==> flow/design.v <==
module main(
	    input 	 sys_clk,
	    output [3:0] led);
   wire 	   clk = sys_clk;
   reg [3:0] 	   reset_cnt = 0;
   wire 	   resetn = &reset_cnt;
   always @(posedge clk)
     if (!resetn)
       reset_cnt <= reset_cnt + 1;
   wire [31:0] 	   __p_ms_sleep;
   wire 	   __start_sleep;
   wire 	   __idle_sleep;
   wire 	   __valid_sleep;
   sleep __inst_sleep(.__clk(clk),
		      .__resetn(resetn),
		      .__p_ms(__p_ms_sleep),
		      .__start(__start_sleep),
		      .__idle(__idle_sleep),
		      .__valid(__valid_sleep));
   wire [3:0] 	   __p_c_write_leds;
   wire 	   __start_write_leds;
   wire 	   __idle_write_leds;
   wire 	   __valid_write_leds;
   write_leds __inst_write_leds(.__clk(clk),
				.__resetn(resetn),
				.__p_c(__p_c_write_leds),
				.leds(led),
				.__start(__start_write_leds),
				.__idle(__idle_write_leds),
				.__valid(__valid_write_leds));
   wire 	   idle_f;
   wire 	   valid_f;
   f f_inst(.__clk(clk),
	    .__resetn(resetn),
	    .__p_c_write_leds(__p_c_write_leds),
	    .__start_write_leds(__start_write_leds),
	    .__idle_write_leds(__idle_write_leds),
	    .__valid_write_leds(__valid_write_leds),
	    .__p_ms_sleep(__p_ms_sleep),
	    .__start_sleep(__start_sleep),
	    .__idle_sleep(__idle_sleep),
	    .__valid_sleep(__valid_sleep),
	    .__start(1),
	    .__idle(idle_f),
	    .__valid(valid_f));
endmodule
module f(
  input __clk,
  input __resetn,
  output reg [3:0] __p_c_write_leds,
  output reg __start_write_leds,
  input __idle_write_leds,
  input __valid_write_leds,
  output reg [31:0] __p_ms_sleep,
  output reg __start_sleep,
  input __idle_sleep,
  input __valid_sleep,
  input __start,
  output __idle,
  output __valid);
  reg [31:0] __state;
  reg [3:0] c;
  reg [0:0] dir;
  assign __idle = (__state == 39);
  assign __valid = (__state == 40);
  always @(posedge __clk) begin
    if (!__resetn) begin
      __state <= 39;
      __start_write_leds <= 0;
      __start_sleep <= 0;
    end else begin
      case (__state)
        39 : begin
          if (__start)
            __state <= 0;
        end
        0 : begin : __block_gen17
          reg [31:0] __t_gen18;
          __t_gen18 = 32'd1;
          c <= __t_gen18[3:0];
          __state <= 1;
        end
        1 : begin : __block_gen19
          reg [31:0] __t_gen20;
          __t_gen20 = 32'd1;
          dir <= __t_gen20[0:0];
          __state <= 37;
        end
        37 : begin : __block_gen21
          __state <= 34;
        end
        34 : begin : __block_gen22
          if ((32'd1) != (32'd0))
            __state <= 35;
          else
            __state <= 36;
        end
        35 : begin : __block_gen23
          __state <= 2;
        end
        2 : begin : __block_gen24
          if ((dir) != (1'd0))
            __state <= 3;
          else
            __state <= 4;
        end
        3 : begin : __block_gen25
          __state <= 5;
        end
        5 : begin : __block_gen26
          if (({31'd0, ($signed({28'd0, (c)}) == $signed(32'd8))}) != (32'd0))
            __state <= 6;
          else
            __state <= 7;
        end
        7 : begin : __block_gen27
          __state <= 8;
        end
        8 : begin : __block_gen28
          __state <= 4;
        end
        6 : begin : __block_gen29
          __state <= 9;
        end
        9 : begin : __block_gen30
          reg [31:0] __t_gen31;
          __t_gen31 = 32'd0;
          dir <= __t_gen31[0:0];
          __state <= 21;
        end
        21 : begin : __block_gen32
          __state <= 22;
        end
        4 : begin : __block_gen33
          __state <= 13;
        end
        13 : begin : __block_gen34
          if (({31'd0, (dir)}) != (32'd0))
            __state <= 14;
          else
            __state <= 15;
        end
        15 : begin : __block_gen35
          __state <= 16;
        end
        16 : begin : __block_gen36
          if (({31'd0, ($signed({28'd0, (c)}) == $signed(32'd1))}) != (32'd0))
            __state <= 17;
          else
            __state <= 18;
        end
        18 : begin : __block_gen37
          __state <= 19;
        end
        19 : begin : __block_gen38
          __state <= 14;
        end
        17 : begin : __block_gen39
          __state <= 20;
        end
        20 : begin : __block_gen40
          reg [31:0] __t_gen41;
          __t_gen41 = 32'd1;
          dir <= __t_gen41[0:0];
          __state <= 14;
        end
        14 : begin : __block_gen42
          __state <= 22;
        end
        22 : begin : __block_gen43
          __state <= 25;
        end
        25 : begin : __block_gen44
          if ((dir) != (1'd0))
            __state <= 26;
          else
            __state <= 27;
        end
        26 : begin : __block_gen45
          __state <= 23;
        end
        23 : begin : __block_gen46
          reg [31:0] __t_gen47;
          reg [31:0] __t_gen48;
          __t_gen48 = {28'd0, (c)};
          __t_gen47 = {__t_gen48[30:0], 1'd0};
          c <= __t_gen47[3:0];
          __state <= 28;
        end
        28 : begin : __block_gen49
          __state <= 29;
        end
        27 : begin : __block_gen50
          __state <= 24;
        end
        24 : begin : __block_gen51
          reg [31:0] __t_gen52;
          reg [31:0] __t_gen53;
          __t_gen53 = {28'd0, (c)};
          __t_gen52 = {{1{__t_gen53[31]}}, __t_gen53[31:1]};
          c <= __t_gen52[3:0];
          __state <= 29;
        end
        29 : begin : __block_gen54
          __state <= 31;
        end
        31 : begin : __block_gen55
          __p_c_write_leds <= c;
          __start_write_leds <= 1;
          __state <= 41;
        end
        41 : begin
          __start_write_leds <= 0;
          if (__valid_write_leds) begin
            __state <= 33;
          end
        end
        33 : begin : __block_gen56
          __p_ms_sleep <= 32'd1000;
          __start_sleep <= 1;
          __state <= 42;
        end
        42 : begin
          __start_sleep <= 0;
          if (__valid_sleep) begin
            __state <= 38;
          end
        end
        38 : begin : __block_gen57
          __state <= 37;
        end
        36 : begin : __block_gen58
          __state <= 40;
        end
        40 : begin
          __state <= 39;
        end
      endcase
    end
  end
endmodule
module sleep(
             input 	  __clk,
             input 	  __resetn,
             input [31:0] __p_ms,
             input 	  __start,
             output reg   __valid,
             output reg   __idle);
   parameter CLK_FREQ = 100000000;
   parameter DIVISOR = CLK_FREQ / 1000;
   reg [31:0]             ms;
   reg [31:0]             clk_counter;
   reg [31:0]             ms_counter;
   always @(posedge __clk) begin
      if (!__resetn) begin
         __valid <= 0;
         __idle <= 1;
      end else begin
         if (__valid) begin
            __valid <= 0;
            __idle <= 1;
         end else if (__idle) begin
            if (__start) begin
               clk_counter <= 0;
               ms_counter <= 0;
               __idle <= 0;
               if (__p_ms == 0) begin
                 __valid <= 1;
               end
               ms <= __p_ms - 1;
            end
         end else begin
            if (clk_counter == (DIVISOR - 1)) begin
               clk_counter <= 0;
               if (ms_counter == ms)
                 __valid <= 1;
               else
                 ms_counter <= ms_counter + 1;
            end else
              clk_counter <= clk_counter + 1;
         end
      end
   end
endmodule
module write_leds(
		  input 	   __clk,
		  input 	   __resetn,
		  input [3:0] 	   __p_c,
		  output reg [3:0] leds,
		  input 	   __start,
		  output reg 	   __valid,
		  output reg 	   __idle);
   always @(posedge __clk) begin
      if (!__resetn) begin
	 __valid <= 0;
	 __idle <= 1;
	 leds <= 0;
      end else begin
	 if (__valid) begin
	    __valid <= 0;
	    __idle <= 1;
	 end else if (__idle) begin
	    if (__start) begin
	       __valid <= 1;
	       __idle <= 0;
	       leds <= __p_c;
	    end
	 end
      end
   end
endmodule  
Tool chain data of main:

Tool output for the design above, in the order of the flow.
Line numbers count from 1 in the design file above.
Operators: Yosys type, input widths -> output width; for muxes data width and select width s.
Cell names lack the library's common part.
A cell with -- has no value.

* top: main
* clock: sys_clk
* cell library: sky130hd
* library corner: tt_025C_1v80

Word level:

Source: Yosys, flattened and elaborated, memories not mapped. Widths are those after wreduce. Registers that Yosys merges into a memory's read port (data or address) are not register bits. Print and check cells do not count.

* register bits after elaboration: 119
* input port bits: 1
* output and inout port bits: 4
* cells after elaboration: 115

* add/sub/neg operators: 3
* equality and inequality tests: 45
* muxes and demuxes: 24
* bitwise gates (word level): 5
* reduce/logical cells: 24

Operators with widths (count)
* $pmux 32 s34: 1
* $eq 32x5->1 const B: 15
* $eq 32x6->1 const B: 10
* $mux 32: 8
* $eq 32x4->1 const B: 5
* $eq 32x3->1 const B: 4
* $add 32x1->32 const B: 2
* $eq 32x2->1 const B: 2
* $reduce_bool 34->1: 1
* $eq 32x1->1 const B: 1
* $eq 32x10->1 const B: 1
* $eq 32x17->1 const B: 1
* $logic_not 32->1: 1
* $reduce_and 5->1: 3
* $reduce_or 2->1: 7
* $pmux 4 s3: 1
* $mux 1: 9
* $reduce_bool 2->1: 4
* $reduce_and 8->1: 1
* $reduce_and 3->1: 2
* $reduce_and 6->1: 1
* $pmux 1 s2: 3
* $not 1->1: 5
* $ne 2x1->1 const B: 2
* $ne 2x2->1 const B: 2
* $add 4x1->4 const B: 1
* $eq 4x2->1 const B: 1
* $eq 4x4->1 const B: 1

Not listed: further kinds 6, cells in them 6.

Longest topological paths:

Depth = most cells in a row (Yosys ltp): at word level without a register or memory, in the mapped netlist without a sequential cell, where the memories' decode and read muxes count.

* depth in word-level cells: 4
* ABC_AREA: 0
* gate-level depth with buffers: 9
* depth with buffers taken out: 7

After synthesis:

Yosys stat after the flow's synthesis: flattened, memories mapped to cells. It holds for the ABC_AREA given above (unset counts as 0); a run with the other value may have another netlist.
Totals and module areas in this step are rounded.

* standard cells after synthesis: 536
* chip area (Yosys): 5390 sq um
* sequential area: 2630 sq um
* flip-flops: 93
* buffer cells: 25

Cells by type
* edfxtp_1: count 77, area in all 2.31E+03 sq um
* xor2_1: count 43, area in all 376.611 sq um
* dfxtp_1: count 16, area in all 320.307 sq um
* nor2_1: count 84, area in all 315.302 sq um
* nand4_1: count 27, area in all 168.912 sq um
* nand3_1: count 31, area in all 155.149 sq um
* nand2_1: count 40, area in all 150.144 sq um
* xnor2_1: count 17, area in all 148.893 sq um
* and3_1: count 15, area in all 93.84 sq um
* a21oi_1: count 15, area in all 75.072 sq um
* and4_1: count 8, area in all 70.067 sq um
* nor3_1: count 13, area in all 65.062 sq um
* nor4_1: count 10, area in all 62.56 sq um
* nand4_2: count 4, area in all 50.048 sq um
* buf_6: count 4, area in all 45.043 sq um
* inv_1: count 12, area in all 45.043 sq um
* nor2b_1: count 7, area in all 43.792 sq um
* nor4b_1: count 5, area in all 43.792 sq um

Not listed: further types 45, cells in them 108.
By module: a second synthesis without flattening, with its own total; a netlist apart from the flattened one above.

* cell total of the unflattened synthesis: 730
* area total of the unflattened synthesis: 7490 sq um

Rows give one instance, submodules left out.

Modules
* sleep: times used 1, cells 488, area 5410 sq um, sequential area 2920 sq um
* f: times used 1, cells 206, area 1670 sq um, sequential area 430 sq um
* write_leds: times used 1, cells 24, area 239 sq um, sequential area 120 sq um
* main: times used 1, cells 12, area 171 sq um, sequential area 120 sq um

Timing after synthesis:

Path of least setup slack by OpenSTA after synthesis, without wires, with an ideal clock, recovery checks aside; 20% of the period is set as input and as output delay. Where synthesis merged equal registers, the netlist keeps one of their names.

* kind: register -> register
* from: register __inst_sleep.clk_counter[5]
* to: register __inst_sleep.ms_counter[0]
* clock period: 3.14 ns
* library setup time: 0.416 ns
* time at the first pin: 0.000 ns
* arrival time: 2.819 ns
* required time: 2.724 ns
* setup slack: -0.095 ns
* path delay: 3.235 ns
* stages on the path: 7
* buffers on the path: 1
* synthesis period reached: 3.235 ns

"path delay" is the arrival time less input delay plus setup time.
"stages on the path" counts driving pins, that of a launching flip-flop among them; a cell with two outputs on the path counts twice.
"synthesis period reached" is the clock period less the worst setup slack; recovery checks do not enter. This is arithmetic on one report: input and output delays are still those of the set period (20% each).
The rows between start and end are the longest chain of elaborated cells between them; the timing report does not say that the signal goes this way. Where chains are equally long, one stands for them.
Each line given opens the expression or statement behind the cell; cells for indexed reads and writes are added by Yosys, which also makes memories of some case tables.
At most two assigning lines are given for a register; there are more.
Only ways into the end's enable, where the timed path ends, are counted here.

* path through: edfxtp_1 or4_1 nor3_1 nor4b_2 or2_1 buf_4 nor3b_2
* length of the longest elaborated chain: 3
* elaborated cells on any way between the ends: 3
* RTL lines with such cells: 1
* those cells by class: 1 x eq/ne; 2 x reduce/logical

RTL lines, path after synthesis
* from (decl): line 252 `reg [31:0]             clk_counter;`
* from (assign): line 264 `clk_counter <= 0;`
* from (assign): line 280 `clk_counter <= clk_counter + 1;`
* $eq 32x17->1: line 273 `if (clk_counter == (DIVISOR - 1)) begin`
* $reduce_bool 2->1
* $reduce_and 8->1
* to (assign): line 265 `ms_counter <= 0;`
* to (assign): line 278 `ms_counter <= ms_counter + 1;`
* to (decl): line 253 `reg [31:0]             ms_counter;`

Worst path after layout:

From the final timing report of entry A: the path of least setup slack in the routed layout; clock arrival at registers is part of the times.

* kind: register -> register
* from: register reset_cnt[0]
* to: register __inst_sleep.ms_counter[18]
* clock period: 2.65 ns
* library setup time: 0.30 ns
* time at the first pin: 0.34 ns
* arrival time: 2.44 ns
* required time: 2.70 ns
* setup slack: 0.26 ns
* stages on the path: 8
* buffers on the path: 1

The rows between start and end are the longest chain of elaborated cells between them; the timing report does not say that the signal goes this way. Where chains are equally long, one stands for them.

* path through: edfxtp_1 ha_1 and3_1 inv_1 nor2_1 o21ai_0 nor3b_4 buf_12
* length of the longest elaborated chain: 1
* elaborated cells on any way between the ends: 1
* RTL lines with such cells: 0
* those cells by class: 1 x reduce/logical

RTL lines, path post-layout
* from (decl): line 5 `reg [3:0] reset_cnt = 0;`
* from (assign): line 9 `reset_cnt <= reset_cnt + 1;`
* $reduce_and 8->1
* to (assign): line 265 `ms_counter <= 0;`
* to (assign): line 278 `ms_counter <= ms_counter + 1;`
* to (decl): line 253 `reg [31:0]             ms_counter;`

Data sheet: physical implementation of main

Flow measurements of main on sky130hd: 2 stored runs with different settings, listed in no order. Input and output delays are each 20% of the period that was set; the output load is 0.01 pF.
"clock period achieved" means the clock period less the worst setup slack. The figure is calculated, with input and output delays left at 20% of the set period.
"time used up by the worst setup path" is the time allowed to the run's worst setup path (the clock period less input and output delay, where it has them) less its slack. Clock arrival times count: a late capture clock shortens it, a late launch clock lengthens it.
"power consumption": no workload was simulated; the value follows from the tool's default switching activity.
Results are given in rounded form.

### Entry A

==> flow/run.sh <==
#!/bin/bash
# the make line also repeats the synthesis and layout settings of config.mk as NAME=value (left out here)
make -C /OpenROAD-flow-scripts/flow DESIGN_CONFIG=/design/flow/config.mk WORK_HOME=/design/flow/orfs CLKGATE_MAP_FILE= finish
==> flow/config.mk <==
export PLATFORM = sky130hd
export DESIGN_NAME = main
export DESIGN_NICKNAME = main
export VERILOG_FILES = /design/flow/design.v
export SDC_FILE = /design/flow/constraint.sdc
export NUM_CORES = 4
export LEC_CHECK = 0
export ABC_AREA = 0
export CAP_MARGIN = 20
export CELL_PAD_IN_SITES_GLOBAL_PLACEMENT = 1
export CORE_MARGIN = 2
export CORE_UTILIZATION = 44
export MIN_ROUTING_LAYER = met1
export PLACE_DENSITY_LB_ADDON = 0.03
export SETUP_SLACK_MARGIN = -0.17
export SLEW_MARGIN = 10
export TNS_END_PERCENT = 30
==> flow/constraint.sdc <==
create_clock -name core_clock -period 2.65 [get_ports {sys_clk}]
set_input_delay 0.5300 -clock core_clock [delete_from_list [all_inputs] [get_ports {sys_clk}]]
set_output_delay 0.5300 -clock core_clock [all_outputs]
set_load 0.01 [all_outputs]

Results of entry A:
- Setup total negative slack: 0.000 ns
- Standard-cell area after layout: 5,940 sq um
- Chip area after synthesis (Yosys): 5,390 sq um
- Worst hold slack: 0.468 ns
- Post-route utilization: 49.7%
- Worst setup slack after layout: 0.260 ns
- Time used up by the worst setup path: 2.39 ns
- Class of the worst setup path: register -> register
- Area of the die: 13,100 sq um
- Clock period achieved: 2.390 ns
- Power consumption: 3.06 mW

### Entry B

==> flow/run.sh <==
#!/bin/bash
# the make line also repeats the synthesis and layout settings of config.mk as NAME=value (left out here)
make -C /OpenROAD-flow-scripts/flow DESIGN_CONFIG=/design/flow/config.mk WORK_HOME=/design/flow/orfs CLKGATE_MAP_FILE= finish
==> flow/config.mk <==
export PLATFORM = sky130hd
export DESIGN_NAME = main
export DESIGN_NICKNAME = main
export VERILOG_FILES = /design/flow/design.v
export SDC_FILE = /design/flow/constraint.sdc
export NUM_CORES = 4
export LEC_CHECK = 0
export ABC_AREA = 1
export CAP_MARGIN = 20
export CORE_ASPECT_RATIO = 0.61
export CORE_MARGIN = 2
export CORE_UTILIZATION = 44
export PLACE_DENSITY = 0.41
export SLEW_MARGIN = 20
export TNS_END_PERCENT = 5
==> flow/constraint.sdc <==
create_clock -name core_clock -period 4.71 [get_ports {sys_clk}]
set_input_delay 0.9420 -clock core_clock [delete_from_list [all_inputs] [get_ports {sys_clk}]]
set_output_delay 0.9420 -clock core_clock [all_outputs]
set_load 0.01 [all_outputs]

Results of entry B:
- Worst setup slack after layout: 2.00 ns
- Clock period achieved: 2.709 ns
- Chip area after synthesis (Yosys): 5,910 sq um
- Power consumption: 1.59 mW
- Worst hold slack: 0.465 ns
- Setup total negative slack: 0.000 ns
- Time used up by the worst setup path: 2.71 ns
- Class of the worst setup path: register -> register
- Post-route utilization: 48.8%
- Standard-cell area after layout: 6,470 sq um
- Area of the die: 14,400 sq um
